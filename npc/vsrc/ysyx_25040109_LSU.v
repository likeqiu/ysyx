==> flow/design.v <==
module ysyx_25040109_LSU(
    input clock,
    input reset,
    input [31:0] addr,
    input [31:0] store_data,
    input [2:0] funct3,
    input is_load,
    input is_store,
    input inst_invalid,
    input in_valid,
    output out_ready,
    output dmem_arvalid,
    input dmem_arready,
    output [31:0] dmem_araddr,
    input [31:0] dmem_rdata,
    input dmem_rvalid,
    output dmem_rready,
    output dmem_awvalid,
    input dmem_awready,
    output [31:0] dmem_awaddr,
    output [3:0] dmem_awid,
    output dmem_wvalid,
    output [31:0] dmem_wdata,
    output [3:0] dmem_wstrb,
    output dmem_wlast,
    input dmem_wready,
    output [7:0] dmem_awlen,
    output [2:0] dmem_awsize,
    output [1:0] dmem_awburst,
    output reg [31:0] load_data,
    output store_enable,
    output out_valid,
    input in_ready,
    input [1:0] dmem_rresp,
    input       dmem_bvalid,
    input [1:0] dmem_bresp,
    input [3:0] dmem_bid,
    output      dmem_bready,
    output      resp_err,
    output [3:0] dmem_arid,
    input [3:0]  dmem_rid,
    input        dmem_rlast,
    output [7:0] dmem_arlen,
    output [2:0] dmem_arsize,
    output [1:0] dmem_arburst
);
    assign dmem_arid = 4'b0001;
    assign dmem_awid = 4'b0001;
    assign dmem_wlast = dmem_wvalid;
    wire [3:0] dmem_bid_unused = dmem_bid;
    assign dmem_arlen = 8'd0;
    assign dmem_arburst = 2'b01;
    assign dmem_awlen = 8'b0;
    assign dmem_awburst = 2'b01;
    localparam IDLE      = 3'b000;   
    localparam WAIT_AR   = 3'b001;   
    localparam WAIT_R    = 3'b010;   
    localparam WAIT_AW   = 3'b011;   
    localparam WAIT_W    = 3'b100;   
    localparam BUFFERED  = 3'b101;   
    localparam WAIT_B    = 3'b110;
    localparam [1:0] RESP_OKAY = 2'b00;
    assign dmem_bready   = (state == WAIT_B);
    reg [2:0] state;
    reg [31:0] buffer_load_data;
    reg [2:0] buffer_funct3;
    reg [1:0] buffer_addr_offset;
    reg [31:0] addr_latched;
    reg [31:0] store_data_latched;
    reg [2:0]  funct3_latched;
    reg        load_latched;
    reg        store_latched;
    wire [2:0] dmem_arsize_sel = load_latched ?
                                 ((funct3_latched == 3'b000 || funct3_latched == 3'b100) ? 3'b000 :
                                  (funct3_latched == 3'b001 || funct3_latched == 3'b101) ? 3'b001 :
                                  3'b010) :
                                 3'b010;
    wire [2:0] dmem_awsize_sel = store_latched ?
                                 ((funct3_latched == 3'b000) ? 3'b000 :
                                  (funct3_latched == 3'b001) ? 3'b001 :
                                  3'b010) :
                                 3'b010;
    assign dmem_arsize = dmem_arsize_sel;
    assign dmem_awsize = dmem_awsize_sel;
    wire in_fire = in_valid && out_ready;
    wire out_fire = out_valid && in_ready;
    wire mem_read_fire = dmem_rvalid && dmem_rready && dmem_rlast;
    wire mem_write_fire = dmem_wvalid && dmem_wready && dmem_wlast;
    wire mem_ar_fire = dmem_arvalid && dmem_arready;
    wire mem_aw_fire = dmem_awvalid && dmem_awready;
    assign out_ready = (state == IDLE) || (state == BUFFERED && in_ready);
    assign out_valid = (state == BUFFERED);
    assign dmem_rready = (state == WAIT_R);
    wire store_valid = store_latched && !inst_invalid;
    assign dmem_arvalid = (state == WAIT_AR && load_latched);
    assign dmem_araddr  = addr_latched;
    assign dmem_awvalid = (state == WAIT_AW && store_valid);
    assign dmem_awaddr  = addr_latched;
    assign dmem_wvalid = (state == WAIT_W && store_valid);
    wire [31:0] store_data_sb = {24'b0, store_data_latched[7:0]} << {addr_latched[1:0], 3'b0};
    wire [31:0] store_data_sh = {16'b0, store_data_latched[15:0]} << {addr_latched[1], 4'b0};
    assign dmem_wdata  = (funct3_latched == 3'b000) ? store_data_sb :
                         (funct3_latched == 3'b001) ? store_data_sh :
                         store_data_latched;
    assign dmem_wstrb  = (funct3_latched == 3'b000) ? (4'b0001 << addr_latched[1:0]) :  
                         (funct3_latched == 3'b001) ? (4'b0011 << {addr_latched[1], 1'b0}) :  
                         (funct3_latched == 3'b010) ? 4'b1111 :  
                         4'b0000;
    assign store_enable = store_valid;
    always @(posedge clock) begin
        if (reset) begin
            state <= IDLE;
            load_latched <= 1'b0;
            store_latched <= 1'b0;
        end else begin
            case (state)
                IDLE: begin
                    if (in_fire && is_load) begin
                        state <= WAIT_AR;
                    end else if (in_fire && is_store) begin
                        state <= WAIT_AW;
                    end
                end
                WAIT_AR: begin
                    if (mem_ar_fire) begin
                        state <= WAIT_R;
                    end
                end
                WAIT_R: begin
                    if (mem_read_fire) begin
                        state <= BUFFERED;
                    end
                end
                WAIT_AW: begin
                    if (mem_aw_fire) begin
                        state <= WAIT_W;
                    end
                end
                WAIT_W: begin
                    if (mem_write_fire) begin
                        state <= WAIT_B;
                    end
                end
                WAIT_B:begin
                    if(dmem_bvalid && dmem_bready)begin
                        state <= BUFFERED;
                    end
                end
                BUFFERED: begin
                    if (out_fire) begin
                        state <= IDLE;
                    end
                end
                default: state <= IDLE;
            endcase
        end
    end
    always @(posedge clock) begin
        if (reset) begin
            addr_latched       <= 32'b0;
            store_data_latched <= 32'b0;
            funct3_latched     <= 3'b0;
            load_latched       <= 1'b0;
            store_latched      <= 1'b0;
        end else begin
            if (in_fire && (is_load || is_store)) begin
                addr_latched       <= addr;
                store_data_latched <= store_data;
                funct3_latched     <= funct3;
                load_latched       <= is_load;
                store_latched      <= is_store;
            end else if (out_fire) begin
                load_latched  <= 1'b0;
                store_latched <= 1'b0;
            end
        end
    end
    always @(posedge clock) begin
        if (state == WAIT_R && mem_read_fire) begin
            buffer_load_data <= dmem_rdata;
            buffer_funct3 <= funct3_latched;
            buffer_addr_offset <= addr_latched[1:0];
        end
    end
    wire [31:0] current_rdata = (state == BUFFERED) ? buffer_load_data : dmem_rdata;
    wire [2:0] current_funct3 = (state == BUFFERED) ? buffer_funct3 : funct3_latched;
    wire [1:0] current_addr_offset = (state == BUFFERED) ? buffer_addr_offset : addr_latched[1:0];
    wire [4:0] byte_shift = {current_addr_offset, 3'b000};
    wire [31:0] shifted_rdata = current_rdata >> byte_shift;
    always @(*) begin
        if (load_latched || state == BUFFERED) begin
            case (current_funct3)
                3'b000: load_data = {{24{shifted_rdata[7]}}, shifted_rdata[7:0]};    
                3'b001: load_data = {{16{shifted_rdata[15]}}, shifted_rdata[15:0]};  
                3'b010: load_data = shifted_rdata;                                    
                3'b100: load_data = {24'b0, shifted_rdata[7:0]};                     
                3'b101: load_data = {16'b0, shifted_rdata[15:0]};                    
                default: load_data = 32'b0;
            endcase
        end else begin
            load_data = 32'b0;
        end
    end
    reg [1:0] buffer_rresp;
    reg [1:0] buffer_bresp;
    wire b_fire = dmem_bvalid && dmem_bready;
    always @(posedge clock) begin
        if (reset) begin
            buffer_rresp <= RESP_OKAY;
            buffer_bresp <= RESP_OKAY;
        end else begin
            if (state == WAIT_R && mem_read_fire) begin
                buffer_rresp <= dmem_rresp;
            end
            if (state == WAIT_B && b_fire) begin
                buffer_bresp <= dmem_bresp;
            end
        end
    end
    assign resp_err = (state == BUFFERED) &&
                      ((load_latched && buffer_rresp != RESP_OKAY) ||
                       (store_latched && buffer_bresp != RESP_OKAY));
endmodule
# Step by step through the tools: ysyx_25040109_LSU
# What the tools print for ysyx_25040109_LSU, step after step.
# Lines are those of the file above, counted from 1.
# Operators carry their Yosys type and port widths (W data, S select, Z words).
# Library cell names are shortened.
# The mark -- stands for no value.
# setup
top	ysyx_25040109_LSU
clk_port	clock
lib	sky130hd
corner	tt_025C_1v80

# Word-level counts
# Counts by Yosys on the flattened word-level netlist (proc, flatten, opt, wreduce; memories kept). Register bits leave out memories and registers merged into their read ports (data or address). Print and check cells are left out. Cells with the same type and inputs are merged into one.
# op_classes
div	0
n_mul	0
mux	16
reduce_logical	16
n_logic	3
n_cmp	0
add_sub_neg	0
n_shift	5
equal	16
# op_table
op	count
$pmux W32 S5	1
$mux W32	4
$shl A16 B5 Y32	1
$shr A32 B5 Y32	1
$shl A8 B5 Y32	1
$mux W3	6
$eq A3 B3 Y1 const B	5
$pmux W3 S5	1
$eq A3 B2 Y1 const B	4
$mux W4	3
$logic_and A1 B1 Y1	9
$eq A3 B1 Y1 const B	3
$logic_not A3 Y1	3
$reduce_and A7 Y1	1
$ne A2 B2 Y1 const B	3
$shl A1 B2 Y4 const A	1
$shl A2 B2 Y4 const A	1
$not A1 Y1	3
$ne A3 B3 Y1 const B	1
$reduce_or A3 Y1	1
$logic_or A1 B1 Y1	2
$mux W2	1
# bits
mem_count	0
mem_bits_ro	0
latchBits	0
clocked_rd_ports_x_width	0
ff_bits	107
ramBits	0
out_inout_bits	176
word_cells	63

# Longest topological paths
# Yosys ltp: most cells in a row. Word level: on the elaborated netlist, between registers, memories and ports. Mapped: between sequential cells and ports; inverters and the memories' decode and read muxes count.
# depth
ltp_word	8
ABC_AREA	0
ltp_mapped	8

# Mapped cells and area
# The flow's flattened synthesis, as Yosys stat reports it; memories are mapped. The netlist is that of the ABC_AREA named above (0 if unset); the other value can give another one.
# by_type
type	count
dfxtp_1	71
edfxtp_1	37
nand2_1	172
buf_4	72
a21oi_1	92
mux2_2	20
mux2i_1	16
a22o_1	16
o21ai_0	27
clkbuf_1	33
nor2_1	30
a21oi_2	10
o211ai_1	9
a22oi_1	8
nand3b_1	8
and2_1	9
mux2i_4	2
buf_2	7
# Other cell types: 27; their cells: 41.
# mapped
synth_area_um2	5810.6
ffs	108
buf_cells	119
stdcells	680

# Worst setup path after synthesis
# Path of least setup slack by OpenSTA after synthesis, without wires, with an ideal clock, recovery checks aside; 20% of the period is set as input and as output delay. Where synthesis merged equal registers, the netlist keeps one of their names.
# synth_timing
kind	flip-flop to output port
from	reg state
to	out load_data[21]
output_delay_ns	0.528
period_ns	2.64
stages	8
arrival_time_ns	1.976
delay_ns	1.976
setup_slack_ns	0.136
t_first_pin_ns	0.000
period_less_setup_slack_ns	2.504
# "delay_ns" is the arrival time less input delay plus setup time.
# At an output port there is no setup time.
# "stages": output pins that drive a net of the path, with the launching flip-flop's if there is one; two outputs of one cell count as two.
# "period_less_setup_slack_ns" is the clock period less the worst setup slack; recovery checks do not enter. This is arithmetic on one report: input and output delays are still those of the set period (20% each).
# Where an end lacks its bit number, it is one bit of the signal, or one of the new flip-flops if synthesis recoded a state register.
# The rows between start and end are the longest chain of elaborated cells between them; the timing report does not say that the signal goes this way. Where chains are equally long, one stands for them.
# A line is the first line of the expression or statement that the cell stems from. Yosys adds cells for indexed reads and writes and turns some case tables into memories.
# A register here has more assigning lines than the two given.
# synth_via
cell_sequence	dfxtp_1 buf_6 mux2i_2 nand2_1 o32ai_4 a41oi_4 buf_6 a21oi_2
elab_chain_len	5
cells_between	12
cone_classes	5 x eq/ne; 1 x shift; 5 x mux; 1 x reduce/logical
# synth_lines
element	line_no	source
start: declaration	64	reg [2:0] state;
start: assignment	112	state <= IDLE;
start: assignment	119	state <= WAIT_AR;
$eq A3 B3 Y1	185	wire [31:0] current_rdata = (state == BUFFERED) ? buffer_load_data : dmem_rdata;
$mux W32	185
$shr A32 B5 Y32	189	wire [31:0] shifted_rdata = current_rdata >> byte_shift;
$pmux W32 S5	192	case (current_funct3)
$mux W32	191	if (load_latched || state == BUFFERED) begin
end: declaration	30	output reg [31:0] load_data,

# Timing after layout
# From the final timing report of flow run A: the path of least setup slack in the routed layout; clock arrival at registers is part of the times.
# layout_timing
kind	flip-flop to output port
from	reg state
to	out load_data[31]
t_first_pin_ns	0.38
period_ns	2.92
output_delay_ns	0.58
arrival_time_ns	2.41
stages	9
setup_slack_ns	-0.07
# Where an end lacks its bit number, it is one bit of the signal, or one of the new flip-flops if synthesis recoded a state register.
# The rows between start and end are the longest chain of elaborated cells between them; the timing report does not say that the signal goes this way. Where chains are equally long, one stands for them.
# A register here has more assigning lines than the two given.
# layout_via
cell_sequence	dfxtp_4 clkbuf_16 buf_4 or3b_1 a2bb2oi_2 and2_2 nand2_1 a21oi_2 clkbuf_2
elab_chain_len	5
cells_between	12
cone_classes	5 x eq/ne; 1 x shift; 5 x mux; 1 x reduce/logical
# layout_lines
element	line_no	source
start: declaration	64	reg [2:0] state;
start: assignment	112	state <= IDLE;
start: assignment	119	state <= WAIT_AR;
$eq A3 B3 Y1	185	wire [31:0] current_rdata = (state == BUFFERED) ? buffer_load_data : dmem_rdata;
$mux W32	185
$shr A32 B5 Y32	189	wire [31:0] shifted_rdata = current_rdata >> byte_shift;
$pmux W32 S5	192	case (current_funct3)
$mux W32	191	if (load_latched || state == BUFFERED) begin
end: declaration	30	output reg [31:0] load_data,

# Measured data: module ysyx_25040109_LSU, platform sky130hd, 2 stored runs of the flow under differing settings, order arbitrary. Input and output delays are each 20% of the period that was set; the output load is 0.01 pF.
# "achievedPeriod_ns" = clock period - worst setup slack. The figure is calculated, with input and output delays left at 20% of the set period.
# "worst_path_ns": the worst setup path's part of the clock period (all of it between registers, 20% less for each end at a port) less its slack. A launch clock that arrives late makes it longer, a capture clock that arrives late makes it shorter.
# "total_power_uw" rests on the timing tool's default activity at the inputs, not on a simulated workload.
# Settings: n/a = not set for that run.
item,flow run A,flow run B
period_ns,2.92,4.84
CORE_UTILIZATION,53,27
CAP_MARGIN,20,20
CORE_MARGIN,2,2
SLEW_MARGIN,20,10
PLACE_DENSITY_LB_ADDON,n/a,0.03
CELL_PAD_IN_SITES_GLOBAL_PLACEMENT,n/a,1
CELL_PAD_IN_SITES_DETAIL_PLACEMENT,n/a,2
TNS_END_PERCENT,n/a,45
GPL_ROUTABILITY_DRIVEN,n/a,0
CTS_CLUSTER_DIAMETER,n/a,131
MIN_ROUTING_LAYER,n/a,met2
MAX_ROUTING_LAYER,n/a,met5
utilization_frac,0.81,0.397
total_power_uw,3558,2171
tns_ns,-0.462,0.000
die_um2,11816.8,22710.5
worst_path_ns,2.41,3.39
worst_setup_path_type,flip-flop to output port,flip-flop to output port
hold_ws_ns,0.465,0.450
post_route_stdcell_area_um2,8703.4,8364.3
achievedPeriod_ns,2.991,4.354
yosys.chip_area_um2,5810.6,5810.6
worstSetupSlack_ns,-0.071,0.486
