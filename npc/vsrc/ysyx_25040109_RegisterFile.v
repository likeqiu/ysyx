==> flow/design.v <==
module ysyx_25040109_RegisterFile #(parameter ADDR_WIDTH = 5,parameter DATA_WIDTH=32)
(
    input [31:0] pc,
    input clock,
    input reset,
    input [DATA_WIDTH-1:0] wdata,
    input [ADDR_WIDTH-1:0] waddr,
    input wen,
    input [ADDR_WIDTH-1:0] raddr1,
    input [ADDR_WIDTH-1:0] raddr2,
    output  [DATA_WIDTH-1:0] rdata1,         
    output  [DATA_WIDTH-1:0] rdata2,
    output [DATA_WIDTH-1:0] a0_out,
    input                       csr_we,
    input  [11:0]               csr_addr, 
    input  [DATA_WIDTH-1:0]     csr_wdata,
    output reg [DATA_WIDTH-1:0] mepc_out,    
    output reg [DATA_WIDTH-1:0] mtvec_out,   
    output  [DATA_WIDTH-1:0]     csr_rdata   
);
    reg [DATA_WIDTH-1:0] rf[31:0];
    reg [DATA_WIDTH-1:0] mstatus;
    reg [DATA_WIDTH-1:0] mepc;
    reg [DATA_WIDTH-1:0] mcause;
    reg [DATA_WIDTH-1:0] mtvec;
    localparam CSR_MSTATUS = 12'h300;
    localparam CSR_MTVEC   = 12'h305;
    localparam CSR_MEPC    = 12'h341;
    localparam CSR_MCAUSE  = 12'h342;
    always @(posedge clock)begin
        if(wen && waddr != 5'b0) begin
            rf[waddr] <= wdata;
        end
    end
    assign rdata1 = (raddr1==5'b0) ? 32'b0 : rf[raddr1]; 
    assign rdata2 = (raddr2==5'b0) ? 32'b0 : rf[raddr2];
    assign a0_out=rf[10];
    assign csr_rdata = (csr_addr == CSR_MSTATUS) ? mstatus :
                       (csr_addr == CSR_MTVEC)   ? mtvec   :
                       (csr_addr == CSR_MEPC)    ? mepc    :
                       (csr_addr == CSR_MCAUSE)  ? mcause  :
                       32'h0;
    always @(*) begin
        mepc_out  = mepc;
        mtvec_out = mtvec;
    end    
    always @(posedge clock) begin
        if (reset) begin
            mstatus <= 32'h1800; 
            mtvec   <= 32'h0; 
            mepc    <= 32'h0;
            mcause  <= 32'h0;
        end else if (csr_we) begin
            case (csr_addr)
                CSR_MSTATUS: mstatus <= csr_wdata;
                CSR_MTVEC:   mtvec   <= csr_wdata;
                CSR_MEPC:    mepc    <= csr_wdata;
                CSR_MCAUSE:  mcause  <= csr_wdata;
                default:;
            endcase
        end
    end
endmodule
### Step by step through the tools: ysyx_25040109_RegisterFile

What the tools print for ysyx_25040109_RegisterFile, step after step.
Lines are those of the file above, counted from 1.
Operators carry their Yosys type and port widths (W data, S select, Z words).
Cell names lack the library's common part.
A cell with n/a has no value.

| design | value |
|---|---|
| top | ysyx_25040109_RegisterFile |
| clock | clock |
| standard-cell library | sky130hd |
| corner | tt_025C_1v80 |

### After elaboration

Counts by Yosys on the flattened word-level netlist (proc, flatten, opt, wreduce; memories kept). Register bits leave out memories and registers merged into their read ports (data or address); mux counts leave out enables and synchronous resets folded into registers. Print and check cells are left out. Cells with the same type and inputs are merged into one.
Yosys's memory passes give these memory sizes; they may raise the number of words (mostly to a power of two), join words into wider ones and drop unused or constant bits.

| operators by class | value |
|---|---|
| equal/unequal tests | 4 |
| reductions and logical operators | 8 |
| mux-type cells | 9 |

Operators with widths:

| kind | count |
|---|---|
| $mux W32 | 7 |
| $eq A12 B10 Y1 const B | 4 |
| $logic_not A5 Y1 | 2 |
| $reduce_and A2 Y1 | 4 |
| $reduce_bool A5 Y1 | 1 |
| $mux W5 | 1 |
| $logic_and A1 B1 Y1 | 1 |
| $mux W1 | 1 |

| word-level totals | value |
|---|---|
| register bits | 128 |
| word-level cells | 26 |
| output and inout bits | 192 |
| input bits | 127 |
| memories kept | 1 |
| RAM bits | 1,024 |

Memory list:

| memory | depth | bits a word | read ports | write ports | line | source |
|---|---|---|---|---|---|---|
| rf | 32 | 32 | 3 | 1 | 21 | `reg [DATA_WIDTH-1:0] rf[31:0];` |

### Depth

Longest topological path by Yosys (ltp), each cell counted once; first at word level (registers and memories cut), then after technology mapping (sequential cells cut; the memories' decode and read muxes count).

| logic depth | value |
|---|---|
| word-level depth | 5 |
| ABC_AREA | 1 |
| depth in mapped cells | 13 |
| depth with buffers taken out | 9 |

### Synthesis result

Source: synth_stat.txt of the flow (Yosys; design flattened, memories mapped). It holds for the ABC_AREA given above (unset counts as 0); a run with the other value may have another netlist.

| mapped netlist | value |
|---|---|
| buffer cells | 513 |
| mapped cells | 6,873 |
| mapped flip-flops | 1,152 |
| sequential area | 33,311.9 um2 |
| cell area after synthesis | 57,712.9 um2 |

Cells by type:

| cell type | count | total area (um2) |
|---|---|---|
| edfxtp_1 | 1,024 | 3.07E+04 |
| nand2_1 | 2,636 | 9,894.49 |
| nand3_1 | 1,484 | 7.43E+03 |
| dfxtp_1 | 128 | 2.56E+03 |
| nor2_1 | 391 | 1.47E+03 |
| o21ai_0 | 242 | 1.21E+03 |
| a21oi_1 | 197 | 985.946 |
| buf_2 | 196 | 980.941 |
| clkbuf_1 | 210 | 788.256 |
| inv_1 | 177 | 664.387 |
| buf_1 | 75 | 281.52 |
| buf_4 | 32 | 240.23 |
| nand4_1 | 35 | 218.96 |
| o21ai_1 | 29 | 145.139 |
| inv_2 | 8 | 30.029 |
| nor3_2 | 2 | 20.019 |
| nor3_4 | 1 | 16.266 |
| nor3_1 | 3 | 15.014 |

Other cell types: 3; their cells: 3.

### Path before layout

OpenSTA on the mapped netlist: ideal clock, no wires. The path of least setup slack (recovery checks aside). Input and output delay are each 20% of the period. Register names are those of the netlist, which keeps one name where synthesis merged equal registers.

| timing post-synthesis | value |
|---|---|
| kind | input-to-output |
| start point | input port raddr1[1] |
| end point | output port rdata1[17] |
| time at the first pin | 1,026 ps |
| buffers on the path | 3 |
| external output delay | 1,026 ps |
| slack | 1,880 ps |
| driving pins on the path | 10 |
| required time | 4,104 ps |
| delay of the path | 1,198 ps |
| clock period | 5,130 ps |
| input delay | 1,026 ps |
| arrival | 2,224 ps |
| period reached after synthesis | 3,250 ps |

"delay of the path" is the arrival time less input delay plus setup time.
At an output port there is no setup time.
"driving pins on the path": output pins that drive a net of the path, with the launching flip-flop's if there is one; two outputs of one cell count as two.
"period reached after synthesis" = period - worst setup slack (recovery checks aside). The figure is calculated, with input and output delays left at 20% of the set period.
Between the ends stands the longest chain of elaborated cells between them, by number of cells; it is not shown to be the way that was timed. Of several equally long chains one is given.
Each line given opens the expression or statement behind the cell; cells for indexed reads and writes are added by Yosys, which also makes memories of some case tables.
A memory read counts as a cell of the chain, while the word-level depth stops at memories.

| between the ends, post-synthesis | value |
|---|---|
| cells stage by stage | buf_2 inv_2 buf_2 clkbuf_1 a21oi_1 o21ai_0 a21oi_1 nor2_1 nor2_1 nor2_1 |
| cells in the longest elaborated chain | 2 |
| elaborated cells on any way between the ends | 3 |
| RTL lines with such cells | 2 |
| classes of those cells | mux (1); reduce/logical (1); memory (1) |

Ends and longest elaborated chain, post-synthesis:

| element | line | source |
|---|---|---|
| start: declaration | 9 | `input [ADDR_WIDTH-1:0] raddr1,` |
| $mem_v2 Z32 W32 | 21 | `reg [DATA_WIDTH-1:0] rf[31:0];` |
| $mux W32 | 35 | `assign rdata1 = (raddr1==5'b0) ? 32'b0 : rf[raddr1];` |
| end: declaration | 11 | `output  [DATA_WIDTH-1:0] rdata1,` |

### Path in the finished layout

From the final timing report of run 1: the path of least setup slack in the routed layout; clock arrival at registers is part of the times.
The report prints the path's times to 10 ps; the period is as set.

| timing after layout | value |
|---|---|
| kind | input-to-output |
| start point | input port raddr1[0] |
| end point | output port rdata1[7] |
| external output delay | 720 ps |
| driving pins on the path | 13 |
| buffers on the path | 4 |
| slack | -80 ps |
| required time | 2,870 ps |
| arrival | 2,950 ps |
| time at the first pin | 720 ps |
| input delay | 720 ps |
| clock period | 3,590 ps |

Between the ends stands the longest chain of elaborated cells between them, by number of cells; it is not shown to be the way that was timed. Of several equally long chains one is given.
A memory read counts as a cell of the chain, while the word-level depth stops at memories.

| between the ends, after layout | value |
|---|---|
| cells stage by stage | buf_16 clkinv_16 buf_16 buf_12 nand2_1 nand3_1 nand2_1 nand2_1 nand2_1 nor2_1 nor2_1 nor2_1 clkdlybuf4s50_1 |
| cells in the longest elaborated chain | 2 |
| elaborated cells on any way between the ends | 3 |
| RTL lines with such cells | 2 |
| classes of those cells | mux (1); reduce/logical (1); memory (1) |

Ends and longest elaborated chain, after layout:

| element | line | source |
|---|---|---|
| start: declaration | 9 | `input [ADDR_WIDTH-1:0] raddr1,` |
| $mem_v2 Z32 W32 | 21 | `reg [DATA_WIDTH-1:0] rf[31:0];` |
| $mux W32 | 35 | `assign rdata1 = (raddr1==5'b0) ? 32'b0 : rf[raddr1];` |
| end: declaration | 11 | `output  [DATA_WIDTH-1:0] rdata1,` |

Subject: ysyx_25040109_RegisterFile on sky130hd, stored results

Hello all,

Settings and measured results of 2 stored flow runs for module ysyx_25040109_RegisterFile (sky130hd), not sorted in any way. The constraints put input and output delay at 20% of the set period each and load the outputs with 0.01 pF.
"reached clock period" means the clock period less the worst setup slack. The figure is calculated, with input and output delays left at 20% of the set period.
"critical path time" = time allowed to the worst setup path (clock period - input delay - output delay, where it has them) - its slack; a late launch clock adds to it, a late capture clock takes from it.
"critical path time" is known to 10 ps.
Among the settings, -- means not set for that run.

| setting or result | run 1 | run 2 |
|---|---|---|
| period_ns | 3.59 | 5.11 |
| CORE_UTILIZATION | 36 | 29 |
| PLACE_DENSITY_LB_ADDON | 0.0 | 0.25 |
| CELL_PAD_IN_SITES_DETAIL_PLACEMENT | 1 | 1 |
| ABC_AREA | 1 | 0 |
| GPL_TIMING_DRIVEN | 1 | -- |
| CTS_CLUSTER_DIAMETER | 304 | 163 |
| MAX_ROUTING_LAYER | met4 | -- |
| CAP_MARGIN | 20 | 20 |
| CORE_MARGIN | 2 | 2 |
| SLEW_MARGIN | 20 | 30 |
| SETUP_SLACK_MARGIN | -- | 0.79 |
| CELL_PAD_IN_SITES_GLOBAL_PLACEMENT | -- | 2 |
| GPL_ROUTABILITY_DRIVEN | -- | 1 |
| CTS_CLUSTER_SIZE | -- | 68 |
| MIN_ROUTING_LAYER | -- | met1 |
| final design utilization (%) | 46.2 | 34.9 |
| critical path time (ps) | 2,240 | 2,300 |
| type of the worst setup path | input-to-output | input-to-output |
| chip area in the Yosys report (um2) | 57,712.9 | 53,561.4 |
| reached clock period (ps) | 3,673 | 4,347 |
| worst hold slack (ps) | 446 | 481 |
| worst setup slack after layout (ps) | -83 | 763 |
| die footprint (um2) | 163,531.0 | 188,148.0 |

Thanks
